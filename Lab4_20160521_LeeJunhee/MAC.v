==> flow/design.v <==
`timescale 1ns / 1ps
module MAC(
  input  wire        clk,
  input  wire        rst,
  input  wire [3:0]  din_a,
  input  wire [3:0]  din_b,
  input  wire [3:0]  din_c,
  input  wire        din_valid,
  output reg  [8:0]  dout_a,
  output reg         dout_valid
);
reg[8:0] reg_AxB;
reg[3:0] reg_C;
reg reg_val;
always @ ( posedge clk ) begin
  dout_a = reg_AxB + reg_C;
  dout_valid = reg_val;
  reg_AxB = din_a * din_b;
  reg_C = din_c;
  reg_val = din_valid;
end
endmodule
### Tool chain data of MAC

The steps from the RTL of MAC to its reports follow in flow order.
Lines are those of the file above, counted from 1.
Library cell names are shortened.
Not given: n/a

| design | value |
|---|---|
| top | MAC |
| clock | clk |
| standard-cell library | sky130hd |
| timing corner | tt_025C_1v80 |

### Elaborated design

Source: Yosys, flattened and elaborated, memories not mapped. Widths are those after wreduce; folded enables and synchronous resets count as part of the registers. Registers that Yosys merges into a memory's read port (data or address) are not register bits. Print and check cells do not count. Equal cells are merged and count once.

| operators by class | value |
|---|---|
| add/sub/neg operators | 1 |
| $mul | 1 |
| div/mod/pow operators | 0 |
| order comparisons | 0 |
| eq/ne operators | 0 |
| shift operators | 0 |
| multiplexer cells | 0 |
| bitwise logic cells | 0 |
| reduce/logical cells | 0 |

Operator list:

| operator | count |
|---|---|
| 4-bit by 4-bit multiplier with 8-bit output | 1 |
| 8-bit by 4-bit adder with 9-bit output | 1 |

| word-level totals | value |
|---|---|
| register bits after elaboration | 23 |
| latch bits | 0 |
| RAM bits | 0 |
| memory bits (read-only) | 0 |
| clocked read ports x word width | 0 |
| memory cells | 0 |
| bits of input ports | 15 |
| output and inout bits | 10 |
| elaborated cells | 7 |

### Logic depth

Yosys ltp: most cells in a row. Word level: on the elaborated netlist, between registers, memories and ports. Mapped: between sequential cells and ports; inverters and the memories' decode and read muxes count.

| depth | value |
|---|---|
| depth after elaboration | 1 |
| ABC_AREA | 0 |
| mapped depth | 9 |
| depth with buffers taken out | 9 |

### Mapped cells and area

Source: synth_stat.txt of the flow (Yosys; design flattened, memories mapped). It holds for the ABC_AREA given above (unset counts as 0); a run with the other value may have another netlist.
The area totals of this step are shown rounded.

| synthesis totals | value |
|---|---|
| mapped cells | 99 |
| chip area (Yosys) | 1,130 um2 |
| sequential part of the area | 460 um2 |
| flip-flops | 23 |
| buffer cells | 0 |

Cells by type:

| cell type | count | total area (um2) |
|---|---|---|
| dfxtp_1 | 23 | 460.442 |
| ha_1 | 16 | 200.192 |
| fa_1 | 5 | 100.096 |
| and2_1 | 13 | 81.328 |
| xnor2_1 | 6 | 52.55 |
| inv_1 | 7 | 26.275 |
| o21ai_2 | 3 | 26.275 |
| xor2_1 | 3 | 26.275 |
| a211oi_2 | 2 | 25.024 |
| a21o_1 | 3 | 22.522 |
| nand2_1 | 5 | 18.768 |
| a21oi_2 | 2 | 17.517 |
| nor2b_4 | 1 | 13.763 |
| and3_1 | 2 | 12.512 |
| a21oi_1 | 2 | 10.01 |
| o21ai_0 | 2 | 10.01 |
| a211oi_1 | 1 | 7.507 |
| o21bai_1 | 1 | 7.507 |

Other cell types: 2; their cells: 2.

### Timing after synthesis

Path of least setup slack by OpenSTA after synthesis, without wires, with an ideal clock, recovery checks aside; 20% of the period is set as input and as output delay. Where synthesis merged equal registers, the netlist keeps one of their names.

| timing post-synthesis | value |
|---|---|
| path kind | input to register |
| from | input port din_a[0] |
| to | register reg_AxB[6] |
| clock period | 3.12 ns |
| input delay | 0.624 ns |
| setup time | 0.072 ns |
| launch time at the first pin | 0.624 ns |
| arrival | 2.691 ns |
| required time | 3.048 ns |
| slack | 0.357 ns |
| delay of the path | 2.139 ns |
| stages | 8 |
| buffers on the path | 0 |
| synthesis period reached | 2.763 ns |

"delay of the path" is the arrival time less input delay plus setup time.
"stages": output pins that drive a net of the path, with the launching flip-flop's if there is one; two outputs of one cell count as two.
"synthesis period reached" = period - worst setup slack (recovery checks aside). The figure is calculated, with input and output delays left at 20% of the set period.
The rows between start and end are the longest chain of elaborated cells between them; the timing report does not say that the signal goes this way. Where chains are equally long, one stands for them.
A line is the first line of the expression or statement that the cell stems from. Yosys adds cells for indexed reads and writes and turns some case tables into memories.

| between the ends, post-synthesis | value |
|---|---|
| path through | nand2_1 -> fa_1 -> inv_1 -> fa_1 -> fa_1 -> a21o_1 -> a21oi_1 -> xnor2_1 |
| cells in the longest elaborated chain | 1 |
| elaborated cells between the ends (all ways) | 1 |
| RTL lines with such cells | 1 |
| those cells by class | mul: 1 |

Ends and longest elaborated chain, post-synthesis:

| what | RTL line | text |
|---|---|---|
| start, declared | 5 | `input  wire [3:0]  din_a,` |
| 4-bit by 4-bit multiplier with 8-bit output | 18 | `reg_AxB = din_a * din_b;` |
| end, assigned | 18 |  |

### Timing after layout

From the final timing report of flow run A: the path of least setup slack in the routed layout; clock arrival at registers is part of the times.

| timing post-layout | value |
|---|---|
| path kind | input to register |
| from | input port din_b[3] |
| to | register reg_AxB[6] |
| clock period | 4.14 ns |
| input delay | 0.83 ns |
| setup time | 0.06 ns |
| launch time at the first pin | 0.83 ns |
| arrival | 3.49 ns |
| required time | 4.39 ns |
| slack | 0.90 ns |
| stages | 9 |
| buffers on the path | 1 |

The rows between start and end are the longest chain of elaborated cells between them; the timing report does not say that the signal goes this way. Where chains are equally long, one stands for them.

| between the ends, post-layout | value |
|---|---|
| path through | clkdlybuf4s50_1 -> nand2_1 -> fa_1 -> inv_1 -> fa_1 -> fa_1 -> a21o_1 -> a21oi_1 -> xnor2_1 |
| cells in the longest elaborated chain | 1 |
| elaborated cells between the ends (all ways) | 1 |
| RTL lines with such cells | 1 |
| those cells by class | mul: 1 |

Ends and longest elaborated chain, post-layout:

| what | RTL line | text |
|---|---|---|
| start, declared | 6 | `input  wire [3:0]  din_b,` |
| 4-bit by 4-bit multiplier with 8-bit output | 18 | `reg_AxB = din_a * din_b;` |
| end, assigned | 18 |  |

# Flow runs of MAC

Settings and measured results of 2 stored flow runs for module MAC (sky130hd), not sorted in any way. The constraints put input and output delay at 20% of the set period each and load the outputs with 0.01 pF.
"period achieved": clock period set for the run, less the worst setup slack. It is reckoned from that one timing run; input and output delays stay at 20% of the period that was set.
Measured values are rounded.
A setting shown as . is not set for that run.

| run name | period_ns | CORE_UTILIZATION | PLACE_DENSITY_LB_ADDON | CELL_PAD_IN_SITES_DETAIL_PLACEMENT | ABC_AREA | GPL_TIMING_DRIVEN | CTS_CLUSTER_SIZE | SLEW_MARGIN | MAX_ROUTING_LAYER | CAP_MARGIN | CORE_MARGIN | standard-cell area after layout (um2) | die size (um2) | post-layout utilization (%) | netlist area reported by Yosys (um2) | smallest setup slack (ns) | period achieved (ns) |
|---|---|---|---|---|---|---|---|---|---|---|---|---|---|---|---|---|---|
| flow run A | 4.14 | 43 | 0.06 | 0 | 0 | 0 | 88 | 30 | met5 | 20 | 2 | 1,420 | 3,050 | 57.5 | 1,130 | 0.902 | 3.238 |
| flow run B | 3.15 | 38 | . | . | . | . | . | 20 | . | 20 | 2 | 1,490 | 3,420 | 53.5 | 1,130 | 0.120 | 3.030 |
